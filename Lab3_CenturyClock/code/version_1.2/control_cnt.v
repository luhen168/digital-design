==> flow/design.v <==
module cnt_d (
    input clk,
    input rst,
    input pulse_1d, 
    input [6:0] cnt_mo, cnt_y_ten_unit,
    input increase_d, decrease_d, enable_cnt_d,
    output [5:0] cnt_d,
    output pulse_1mo
);
    reg [5:0] cnt;
    reg pre_increase_d, pre_decrease_d;
    wire [5:0] day_total_in_mo;
    assign pulse_1mo = (cnt == day_total_in_mo) & pulse_1d;
    assign day_total_in_mo =    (cnt_mo == 7'd1) ? 5'd31 :  
                                (cnt_mo == 7'd2) ? 
                                ((cnt_y_ten_unit != 7'd0 && cnt_y_ten_unit[1:0] == 2'b00) ? 5'd29 : 5'd28) :  
                                (cnt_mo == 7'd3) ? 5'd31 :  
                                (cnt_mo == 7'd4) ? 5'd30 :  
                                (cnt_mo == 7'd5) ? 5'd31 :  
                                (cnt_mo == 7'd6) ? 5'd30 :  
                                (cnt_mo == 7'd7) ? 5'd31 :  
                                (cnt_mo == 7'd8) ? 5'd31 :  
                                (cnt_mo == 7'd9) ? 5'd30 :  
                                (cnt_mo == 7'd10) ? 5'd31 :  
                                (cnt_mo == 7'd11) ? 5'd30 :  
                                (cnt_mo == 7'd12) ? 5'd31 :  
                                6'd0;  
    always @(posedge clk or negedge rst) begin
        if (~rst) begin
            cnt <= 6'd1;
            pre_increase_d <= 1;
            pre_decrease_d <= 1;
        end else begin
            if (enable_cnt_d) begin
                if (pulse_1d) begin
                    if (cnt == day_total_in_mo) cnt <= 6'd1;
                    else cnt <= cnt + 1;   
                end
                if(increase_d != pre_increase_d) begin
                    pre_increase_d <= increase_d;
                    if (increase_d == 0) begin
                        if (cnt == day_total_in_mo) cnt <= 6'd1;
                        else cnt <= cnt + 1;
                    end
                end else if(decrease_d != pre_decrease_d) begin
                    pre_decrease_d <= decrease_d;
                    if (decrease_d == 0) begin
                        if (cnt == 6'd1) cnt <= day_total_in_mo;
                        else cnt <= cnt - 1;
                    end
                end
            end 
        end
    end
    assign cnt_d = cnt;
endmodule
module cnt_h (
    input clk,
    input rst,
    input pulse_1h,
    input increase_h, decrease_h, enable_cnt_h,
    output [5:0] cnt_h,
    output pulse_1d 
);
    reg [5:0] cnt;
    reg pre_increase_h, pre_decrease_h;
    always @(posedge clk or negedge rst)begin
        if (~rst) begin
            cnt <= 6'd0;
            pre_increase_h <= 1;
            pre_decrease_h <= 1;
        end else begin
            if (enable_cnt_h) begin
                if (pulse_1h) begin
                    if (cnt == 6'd23) cnt <= 6'd0;
                    else cnt <= cnt + 1;   
                end
                if(increase_h != pre_increase_h) begin
                    pre_increase_h <= increase_h;
                    if (increase_h == 0) begin
                        if (cnt == 6'd23) cnt <= 6'd0;
                        else cnt <= cnt + 1;
                    end
                end else
                if(decrease_h != pre_decrease_h) begin
                    pre_decrease_h <= decrease_h;
                    if (decrease_h == 0) begin
                        if (cnt == 6'd00) cnt <= 6'd23;
                        else cnt <= cnt - 1;
                    end
                end
            end 
        end
    end
    assign pulse_1d = (cnt == 6'd23) & pulse_1h;
    assign cnt_h = cnt;  
endmodule
module cnt_mi (
    input clk,
    input rst,
    input pulse_1mi,
    input increase_mi, decrease_mi, enable_cnt_mi,
    output [5:0] cnt_mi,
    output pulse_1h 
);
    reg [5:0] cnt;
    reg pre_increase_mi, pre_decrease_mi;
    always @(posedge clk or negedge rst)begin
        if (~rst) begin
            cnt <= 6'd0;
            pre_increase_mi <= 1;
            pre_decrease_mi <= 1;
        end else begin
            if (enable_cnt_mi) begin
                if (pulse_1mi) begin
                    if (cnt == 6'd59) cnt <= 6'd0;
                    else cnt <= cnt + 1;   
                end
                if(increase_mi != pre_increase_mi) begin
                    pre_increase_mi <= increase_mi;
                    if (increase_mi == 0) begin
                        if (cnt == 6'd59) cnt <= 6'd0;
                        else cnt <= cnt + 1;
                    end
                end else
                if(decrease_mi != pre_decrease_mi) begin
                    pre_decrease_mi <= decrease_mi;
                    if (decrease_mi == 0) begin
                        if (cnt == 6'd00) cnt <= 6'd59;
                        else cnt <= cnt - 1;
                    end
                end
            end 
        end
    end
    assign pulse_1h = (cnt == 6'd59) & pulse_1mi;
    assign cnt_mi = cnt;  
endmodule
module cnt_mo (
    input clk,
    input rst,
    input pulse_1mo,
    input increase_mo, decrease_mo, enable_cnt_mo,
    output [5:0] cnt_mo,  
    output pulse_y_ten_unit
);
    reg [5:0] cnt;
    reg pre_increase_mo, pre_decrease_mo;
    always @(posedge clk or negedge rst)begin
        if (~rst) begin
            cnt <= 6'd1;
            pre_increase_mo <= 1;
            pre_decrease_mo <= 1;
        end else begin
            if (enable_cnt_mo) begin
                if (pulse_1mo) begin
                    if (cnt == 6'd12) cnt <= 6'd1;
                    else cnt <= cnt + 1;   
                end
                if(increase_mo != pre_increase_mo) begin
                    pre_increase_mo <= increase_mo;
                    if (increase_mo == 0) begin
                        if (cnt == 6'd12) cnt <= 6'd1;
                        else cnt <= cnt + 1;
                    end
                end else
                if(decrease_mo != pre_decrease_mo) begin
                    pre_decrease_mo <= decrease_mo;
                    if (decrease_mo == 0) begin
                        if (cnt == 6'd1) cnt <= 6'd12;
                        else cnt <= cnt - 1;
                    end
                end
            end 
        end
    end
    assign pulse_y_ten_unit = (cnt == 6'd12) & pulse_1mo;
    assign cnt_mo = cnt;  
endmodule
module cnt_s (
    input clk,
    input rst,
    input pulse_1s,
    input increase_s, 
	 input decrease_s, 
	 input enable_cnt_s,
    output [5:0] cnt_s,  
    output pulse_1mi 
);
    reg [5:0] cnt;
    reg pre_increase_s, pre_decrease_s;      
    always @(posedge clk or negedge rst )begin
        if (~rst) begin      
            cnt <= 6'd0;
            pre_increase_s <= 1;
            pre_decrease_s <= 1;
        end else begin
            if (enable_cnt_s) begin   
                if (pulse_1s) begin   
                    if (cnt == 6'd59) cnt <= 6'd0;
                    else cnt <= cnt + 1;   
                end
                if(increase_s != pre_increase_s) begin       
                    pre_increase_s <= increase_s;            
                    if (increase_s == 0) begin               
                        if (cnt == 6'd59) cnt <= 6'd0;
                        else cnt <= cnt + 1;
                    end
                end else if(decrease_s != pre_decrease_s) begin      
                    pre_decrease_s <= decrease_s;
                    if (decrease_s == 0) begin
                        if (cnt == 6'd00) cnt <= 6'd59;
                        else cnt <= cnt - 1;
                    end
                end
            end 
        end
    end
    assign pulse_1mi = (cnt == 6'd59) & pulse_1s;
    assign cnt_s = cnt;  
endmodule
module cnt_y_ten_unit (
    input clk,
    input rst,
    input pulse_y_ten_unit,
    input increase_y, decrease_y, enable_cnt_y_ten_unit,
    output [6:0] cnt_y_ten_unit,  
    output pulse_y_thousand_hundred
);
    reg [6:0] cnt;
    reg pre_increase_y, pre_decrease_y;
    always @(posedge clk or negedge rst)begin
        if (~rst) begin
            cnt <= 7'd20;
            pre_increase_y <= 1;
            pre_decrease_y <= 1;
        end else begin
            if (enable_cnt_y_ten_unit) begin
                if (pulse_y_ten_unit) begin
                    if (cnt == 7'd99) cnt <= 7'd0;
                    else cnt <= cnt + 1;   
                end
                if(increase_y != pre_increase_y) begin
                    pre_increase_y <= increase_y;
                    if (increase_y == 0) begin
                        if (cnt == 7'd99) cnt <= 7'd0;
                        else cnt <= cnt + 1;
                    end
                end else
                if(decrease_y != pre_decrease_y) begin
                    pre_decrease_y <= decrease_y;
                    if (decrease_y == 0) begin
                        if (cnt == 7'd00) cnt <= 7'd99;
                        else cnt <= cnt - 1;
                    end
                end
            end 
        end
    end
    assign pulse_y_thousand_hundred = (cnt == 7'd99) & pulse_y_ten_unit;
    assign cnt_y_ten_unit = cnt;
endmodule
module cnt_y_thousand_hundred (
    input clk,
    input rst,
    input pulse_y_thousand_hundred,
    input increase_y_thousand_hundred, decrease_y_thousand_hundred, enable_cnt_y_thousand_hundred,
    output [6:0] cnt_y_thousand_hundred
);
    reg [6:0] cnt;
    reg pre_increase_y_thousand_hundred, pre_decrease_y_thousand_hundred;
    always @(posedge clk or negedge rst)begin
        if (~rst) begin
            cnt <= 7'd20;
            pre_increase_y_thousand_hundred <= 1;
            pre_decrease_y_thousand_hundred <= 1;
        end else begin
            if (enable_cnt_y_thousand_hundred) begin
                if (pulse_y_thousand_hundred) begin
                    if (cnt == 7'd99) cnt <= 7'd0;
                    else cnt <= cnt + 1;   
                end
                if(increase_y_thousand_hundred != pre_increase_y_thousand_hundred) begin
                    pre_increase_y_thousand_hundred <= increase_y_thousand_hundred;
                    if (increase_y_thousand_hundred == 0) begin
                        if (cnt == 7'd99) cnt <= 7'd0;
                        else cnt <= cnt + 1;
                    end
                end else
                if(decrease_y_thousand_hundred != pre_decrease_y_thousand_hundred) begin
                    pre_decrease_y_thousand_hundred <= decrease_y_thousand_hundred;
                    if (decrease_y_thousand_hundred == 0) begin
                        if (cnt == 7'd00) cnt <= 7'd99;
                        else cnt <= cnt - 1;
                    end
                end
            end 
        end
    end
    assign cnt_y_thousand_hundred = cnt;  
endmodule
module control_cnt (
    input clk,
    input rst,
    input pulse_1s,
    input increase_signal, decrease_signal,   
	 input enable_cnt_s, enable_cnt_mi, enable_cnt_h,
	 input enable_cnt_d, enable_cnt_mo, enable_cnt_y_ten_unit, enable_cnt_y_thousand_hundred,
    output [5:0] cnt_s, cnt_mi, cnt_h, cnt_d, cnt_mo,
    output [6:0] cnt_y_ten_unit, cnt_y_thousand_hundred
);
    wire pulse_1mi, pulse_1h, pulse_1d, pulse_1mo, pulse_y_ten_unit, pulse_y_thousand_hundred;
    cnt_s inst_cnt_s (
        .clk(clk),
		.rst(rst),
        .enable_cnt_s(enable_cnt_s),
        .pulse_1s(pulse_1s),
        .increase_s(increase_signal),
        .decrease_s(decrease_signal),
        .pulse_1mi (pulse_1mi),
        .cnt_s(cnt_s)
    );
    cnt_mi inst_cnt_mi (
        .clk(clk),
		.rst(rst),
        .enable_cnt_mi(enable_cnt_mi),
        .pulse_1mi(pulse_1mi),
        .increase_mi(increase_signal),
        .decrease_mi(decrease_signal),
        .pulse_1h (pulse_1h),
        .cnt_mi(cnt_mi)
    );
    cnt_h inst_cnt_h (
        .clk(clk),
		.rst(rst),
        .enable_cnt_h(enable_cnt_h),
        .pulse_1h(pulse_1h),
        .increase_h(increase_signal),
        .decrease_h(decrease_signal),
        .pulse_1d (pulse_1d),
        .cnt_h(cnt_h)
    );
    cnt_d inst_cnt_d (
        .clk(clk),
		.rst(rst),
        .enable_cnt_d(enable_cnt_d),
        .pulse_1d(pulse_1d),
        .cnt_y_ten_unit(cnt_y_ten_unit),
        .cnt_mo(cnt_mo),
        .increase_d(increase_signal),
        .decrease_d(decrease_signal),
        .pulse_1mo (pulse_1mo),
        .cnt_d(cnt_d)
    );
    cnt_mo inst_cnt_mo (
        .clk(clk),
		.rst(rst),
        .enable_cnt_mo(enable_cnt_mo),
        .pulse_1mo(pulse_1mo),
        .increase_mo(increase_signal),
        .decrease_mo(decrease_signal),
        .pulse_y_ten_unit (pulse_y_ten_unit),
        .cnt_mo(cnt_mo)
    );
    cnt_y_ten_unit inst_cnt_y_ten_unit (
        .clk(clk),
		.rst(rst),
        .enable_cnt_y_ten_unit(enable_cnt_y_ten_unit),
        .pulse_y_ten_unit(pulse_y_ten_unit),
        .increase_y(increase_signal),
        .decrease_y(decrease_signal),
        .pulse_y_thousand_hundred(pulse_y_thousand_hundred),
        .cnt_y_ten_unit(cnt_y_ten_unit)
    );
    cnt_y_thousand_hundred inst_cnt_y_thousand_hundred (
        .clk(clk),
        .rst(rst),
        .pulse_y_thousand_hundred(pulse_y_thousand_hundred),
        .increase_y_thousand_hundred(increase_signal), 
        .decrease_y_thousand_hundred(decrease_signal), 
        .enable_cnt_y_thousand_hundred(enable_cnt_y_thousand_hundred),
        .cnt_y_thousand_hundred(cnt_y_thousand_hundred)
    );
endmodule
# Step by step through the tools: control_cnt
# The steps from the RTL of control_cnt to its reports follow in flow order.
# Line numbers count from 1 in the design file above.
# Operators: Yosys type, input widths -> output width; for muxes data width and select width s.
# Cell names lack the library's common part.
# A cell with - has no value.
[setup] top_module="control_cnt" clock="clk" library="sky130hd" pvt_corner="tt_025C_1v80"

# Elaborated design
# Counts by Yosys on the flattened word-level netlist (proc, flatten, opt, wreduce; memories kept). Register bits leave out memories and registers merged into their read ports (data or address); mux counts leave out enables and synchronous resets folded into registers. Print and check cells are left out. Cells with the same type and inputs are merged into one.
[classes] reduce_and_logical=22 n_div=0 addsub=14 cmp=0 multipliers=0 equal=33 shift=0 n_mux=62 n_logic=13
[op_table] operator="$mux 6" n=46
[op_table] operator="$mux 7" n=14
[op_table] operator="$add 6x1->6 const B" n=5
[op_table] operator="$sub 6x1->6 const B" n=5
[op_table] operator="$eq 6x4->1 const B" n=5
[op_table] operator="$eq 6x3->1 const B" n=4
[op_table] operator="$reduce_and 3->1" n=7
[op_table] operator="$logic_not 6->1" n=3
[op_table] operator="$ne 1x1->1" n=14
[op_table] operator="$reduce_and 2->1" n=7
[op_table] operator="$add 7x1->7 const B" n=2
[op_table] operator="$sub 7x1->7 const B" n=2
[op_table] operator="$eq 7x7->1 const B" n=2
[op_table] operator="$logic_not 7->1" n=2
[op_table] operator="$eq 6x1->1 const B" n=2
[op_table] operator="$eq 6x2->1 const B" n=2
[op_table] operator="$eq 6x6->1 const B" n=2
[op_table] operator="$not 1->1" n=7
[op_table] operator="$reduce_bool 7->1" n=1
[op_table] operator="$and 1x1->1" n=6
[op_table] operator="$eq 6x5->1 const B" n=1
[op_table] operator="$eq 6x6->1" n=1
[op_table] operator="$mux 5" n=1
[op_table] operator="$logic_not 2->1" n=1
[op_table] operator="$logic_and 1x1->1" n=1
[op_table] operator="$mux 1" n=1
[bits] ff_bits=58 romBits=0 latchBits=0 clocked_rd_ports_x_width=0 input_bits=12 mem_count=0 word_cells=165 ram_bits=0 output_inout_bits=44

# Depth
# Yosys ltp: most cells in a row. Word level: on the elaborated netlist, between registers, memories and ports. Mapped: between sequential cells and ports; inverters and the memories' decode and read muxes count.
[logic_depth] depth_word=21 abc_area=0 ltp_mapped=13 mapped_depth_nobuf=11

# Mapped cells and area
# Source: synth_stat.txt of the flow (Yosys; design flattened, memories mapped). It holds for the ABC_AREA given above (unset counts as 0); a run with the other value may have another netlist.
# The area totals of this step are shown rounded.
[by_type] type="dfrtp_1" n=38 type_area_um2=950.912
[by_type] type="dfstp_2" n=20 type_area_um2=525.504
[by_type] type="o21ai_0" n=87 type_area_um2=435.418
[by_type] type="nand2_1" n=99 type_area_um2=371.606
[by_type] type="a21oi_1" n=70 type_area_um2=350.336
[by_type] type="nor2_1" n=79 type_area_um2=296.534
[by_type] type="ha_1" n=22 type_area_um2=275.264
[by_type] type="nand3_1" n=50 type_area_um2=250.24
[by_type] type="clkbuf_1" n=50 type_area_um2=187.68
[by_type] type="nor3_1" n=35 type_area_um2=175.168
[by_type] type="xnor2_1" n=18 type_area_um2=157.651
[by_type] type="mux2_2" n=12 type_area_um2=135.13
[by_type] type="inv_1" n=31 type_area_um2=116.362
[by_type] type="a22o_1" n=13 type_area_um2=113.859
[by_type] type="nor2b_1" n=18 type_area_um2=112.608
[by_type] type="o211ai_1" n=14 type_area_um2=105.101
[by_type] type="and3_1" n=16 type_area_um2=100.096
[by_type] type="nand2b_1" n=14 type_area_um2=87.584
# Other cell types: 65; their cells: 204.
[mapped] stdcells=890 ffs=58 seq_area_um2=1476 yosys_area_um2=6390 buffers=68
# The figures by module come from a second, unflattened synthesis with its own total; it is not the netlist above.
[hier_totals] hier_cells=882 hier_area_um2=7002
# Rows give one instance, submodules left out.
[by_module] mod="cnt_d" n_inst=1 area_um2=1141 cells=152 mod_seq_area_um2=203.9
[by_module] mod="cnt_y_ten_unit" n_inst=1 area_um2=1111 cells=142 mod_seq_area_um2=230.2
[by_module] mod="cnt_y_thousand_hundred" n_inst=1 area_um2=1021 cells=128 mod_seq_area_um2=230.2
[by_module] mod="cnt_mi" n_inst=1 area_um2=962.2 cells=117 mod_seq_area_um2=202.7
[by_module] mod="cnt_s" n_inst=1 area_um2=962.2 cells=117 mod_seq_area_um2=202.7
[by_module] mod="cnt_mo" n_inst=1 area_um2=905.9 cells=115 mod_seq_area_um2=203.9
[by_module] mod="cnt_h" n_inst=1 area_um2=894.6 cells=110 mod_seq_area_um2=202.7
[by_module] mod="control_cnt" n_inst=1 area_um2=3.8 cells=1 mod_seq_area_um2=0.0

# Worst setup path after synthesis
# Source: OpenSTA report_checks on the synthesized netlist (no wires, ideal clock, input and output delay 20% of the period each), path of least setup slack; recovery checks are left aside. Register names are those of the netlist, which keeps one name where synthesis merged equal registers.
[synth_path] path_type="flip-flop to flip-flop" from="register inst_cnt_mo.cnt[0]" to="register inst_cnt_mo.cnt[1]" launch_ns=0.000 tclk_ns=4.36 arrival_ns=3.263 setup_ns=0.131 delay_ns=3.394 path_buffers=1 t_required_ns=4.229 path_stages=13 path_slack_ns=0.966 synth_period_reached_ns=3.394
# "delay_ns" = arrival - input delay + setup time.
# "path_stages" counts driving pins, that of a launching flip-flop among them; a cell with two outputs on the path counts twice.
# "synth_period_reached_ns" = period - worst setup slack (recovery checks aside). The figure is calculated, with input and output delays left at 20% of the set period.
# The rows between start and end are the longest chain of elaborated cells between them; the timing report does not say that the signal goes this way. Where chains are equally long, one stands for them.
# A line is the first line of the expression or statement that the cell stems from. Yosys adds cells for indexed reads and writes and turns some case tables into memories.
# At most two assigning lines are given for a register; there are more.
[synth_between] cell_sequence="dfstp_2 > inv_1 > ha_1 > or3_1 > o31a_1 > a2111oi_0 > a211o_2 > and4bb_1 > buf_6 > nand2_4 > a211oi_2 > a211oi_1 > or3_1" elab_chain_len=19 cone_cells=35 classes_between="add/sub (2); eq/ne (13); mux (19); logic (1)"
[synth_rtl] item="from (decl)" line=147 text="reg [5:0] cnt;"
[synth_rtl] item="from (assign)" line=158 text="else cnt <= cnt + 1;"
[synth_rtl] item="from (assign)" line=164 text="else cnt <= cnt + 1;"
[synth_rtl] item="$eq 6x4->1" line=26 text="(cnt_mo == 7'd12) ? 5'd31 :"
[synth_rtl] item="$mux 5" line=26
[synth_rtl] item="$mux 6" line=25 text="(cnt_mo == 7'd11) ? 5'd30 :"
[synth_rtl] item="$mux 6" line=24 text="(cnt_mo == 7'd10) ? 5'd31 :"
[synth_rtl] item="$mux 6" line=23 text="(cnt_mo == 7'd9) ? 5'd30 :"
[synth_rtl] item="$mux 6" line=22 text="(cnt_mo == 7'd8) ? 5'd31 :"
[synth_rtl] item="$mux 6" line=21 text="(cnt_mo == 7'd7) ? 5'd31 :"
[synth_rtl] item="[... 5 more ...]"
[synth_rtl] item="$mux 6" line=14 text="assign day_total_in_mo =    (cnt_mo == 7'd1) ? 5'd31 :"
[synth_rtl] item="$eq 6x6->1" line=13 text="assign pulse_1mo = (cnt == day_total_in_mo) & pulse_1d;"
[synth_rtl] item="$and 1x1->1" line=13
[synth_rtl] item="$mux 6" line=156 text="if (pulse_1mo) begin"
[synth_rtl] item="$mux 6" line=169 text="if (decrease_mo == 0) begin"
[synth_rtl] item="$mux 6" line=167 text="if(decrease_mo != pre_decrease_mo) begin"
[synth_rtl] item="$mux 6" line=160 text="if(increase_mo != pre_increase_mo) begin"
[synth_rtl] item="to (assign)" line=158
[synth_rtl] item="to (assign)" line=164
[synth_rtl] item="to (decl)" line=147

# Worst path after layout
# From the final timing report of record 2: the path of least setup slack in the routed layout; clock arrival at registers is part of the times.
[layout_path] path_type="input port to flip-flop" from="input port pulse_1s" to="register inst_cnt_y_ten_unit.cnt[2]" path_stages=10 t_required_ns=6.38 path_slack_ns=1.21 input_delay_ns=1.22 arrival_ns=5.17 tclk_ns=6.12 setup_ns=0.07 path_buffers=1 launch_ns=1.22
# The rows between start and end are the longest chain of elaborated cells between them; the timing report does not say that the signal goes this way. Where chains are equally long, one stands for them.
# At most two assigning lines are given for a register; there are more.
[layout_between] cell_sequence="clkdlybuf4s50_1 > inv_2 > or4_1 > nor3_4 > nand2_1 > nor2_1 > nand3_1 > a21boi_0 > o21ai_0 > a211o_1" elab_chain_len=9 cone_cells=10 cone_lines=10 classes_between="mux (5); logic (5)"
[layout_rtl] item="from (decl)" line=305 text="input pulse_1s,"
[layout_rtl] item="$and 1x1->1" line=219 text="assign pulse_1mi = (cnt == 6'd59) & pulse_1s;"
[layout_rtl] item="$and 1x1->1" line=136 text="assign pulse_1h = (cnt == 6'd59) & pulse_1mi;"
[layout_rtl] item="$and 1x1->1" line=95 text="assign pulse_1d = (cnt == 6'd23) & pulse_1h;"
[layout_rtl] item="$and 1x1->1" line=13 text="assign pulse_1mo = (cnt == day_total_in_mo) & pulse_1d;"
[layout_rtl] item="$and 1x1->1" line=177 text="assign pulse_y_ten_unit = (cnt == 6'd12) & pulse_1mo;"
[layout_rtl] item="$mux 7" line=239 text="if (pulse_y_ten_unit) begin"
[layout_rtl] item="$mux 7" line=252 text="if (decrease_y == 0) begin"
[layout_rtl] item="$mux 7" line=250 text="if(decrease_y != pre_decrease_y) begin"
[layout_rtl] item="$mux 7" line=243 text="if(increase_y != pre_increase_y) begin"
[layout_rtl] item="to (assign)" line=241 text="else cnt <= cnt + 1;"
[layout_rtl] item="to (assign)" line=247 text="else cnt <= cnt + 1;"
[layout_rtl] item="to (decl)" line=230 text="reg [6:0] cnt;"

Appendix: measured runs

Stored flow runs of control_cnt (2 of them; Yosys, OpenROAD, sky130hd). They differ in their settings and are not a sequence. Constraints: input delay and output delay 20% of the set period each, output load 0.01 pF.
"achieved_period_ns" = clock period - worst setup slack. The figure is calculated, with input and output delays left at 20% of the set period.
By "worst_path_ns" is meant the share of the clock period that the worst setup path is allowed (20% is reserved at inputs, 20% at outputs), minus its slack. Clock arrival times at its registers enter into it.
By "power.total_mw" is meant OpenSTA's value without simulated activity: inputs other than the clock are taken to toggle once in ten clock periods, and the tool carries that through the logic.
Measured values are rounded.

[flow] record 1: files
==> flow/run.sh <==
#!/bin/bash
# the make line also repeats the synthesis and layout settings of config.mk as NAME=value (left out here)
make -C /OpenROAD-flow-scripts/flow DESIGN_CONFIG=/design/flow/config.mk WORK_HOME=/design/flow/orfs CLKGATE_MAP_FILE= finish
==> flow/config.mk <==
export PLATFORM = sky130hd
export DESIGN_NAME = control_cnt
export DESIGN_NICKNAME = control_cnt
export VERILOG_FILES = /design/flow/design.v
export SDC_FILE = /design/flow/constraint.sdc
export NUM_CORES = 4
export LEC_CHECK = 0
export ABC_AREA = 1
export CAP_MARGIN = 10
export CELL_PAD_IN_SITES_DETAIL_PLACEMENT = 2
export CORE_MARGIN = 7
export CORE_UTILIZATION = 56
export CTS_CLUSTER_DIAMETER = 113
export MIN_ROUTING_LAYER = met2
export PLACE_DENSITY_LB_ADDON = 0.3
export SETUP_SLACK_MARGIN = 0.36
export SLEW_MARGIN = 20
==> flow/constraint.sdc <==
create_clock -name core_clock -period 4.13 [get_ports {clk}]
set_input_delay 0.8260 -clock core_clock [delete_from_list [all_inputs] [get_ports {clk}]]
set_output_delay 0.8260 -clock core_clock [all_outputs]
set_load 0.01 [all_outputs]

[flow] record 1: unfinished; error DPL-0033 in placement

[flow] record 2: files
==> flow/run.sh <==
#!/bin/bash
# the make line also repeats the synthesis and layout settings of config.mk as NAME=value (left out here)
make -C /OpenROAD-flow-scripts/flow DESIGN_CONFIG=/design/flow/config.mk WORK_HOME=/design/flow/orfs CLKGATE_MAP_FILE= finish
==> flow/config.mk <==
export PLATFORM = sky130hd
export DESIGN_NAME = control_cnt
export DESIGN_NICKNAME = control_cnt
export VERILOG_FILES = /design/flow/design.v
export SDC_FILE = /design/flow/constraint.sdc
export NUM_CORES = 4
export LEC_CHECK = 0
export CAP_MARGIN = 20
export CORE_MARGIN = 2
export CORE_UTILIZATION = 40
export SLEW_MARGIN = 20
==> flow/constraint.sdc <==
create_clock -name core_clock -period 6.12 [get_ports {clk}]
set_input_delay 1.2240 -clock core_clock [delete_from_list [all_inputs] [get_ports {clk}]]
set_output_delay 1.2240 -clock core_clock [all_outputs]
set_load 0.01 [all_outputs]

[flow] record 2: metrics
[metrics] worst_path_ns = 3.69
[metrics] path_kind = input port to flip-flop
[metrics] power.total_mw = 2.976
[metrics] final_stdcell_area_um2 = 7226
[metrics] yosys_chip_area_um2 = 6390
[metrics] finalUtil_pct = 45.8
[metrics] fin_hold_ws_ns = 0.466
[metrics] worstSetupSlack_ns = 1.211
[metrics] achieved_period_ns = 4.909
[metrics] die_area_um2 = 17000
[metrics] total_negative_slack_ns = 0.000
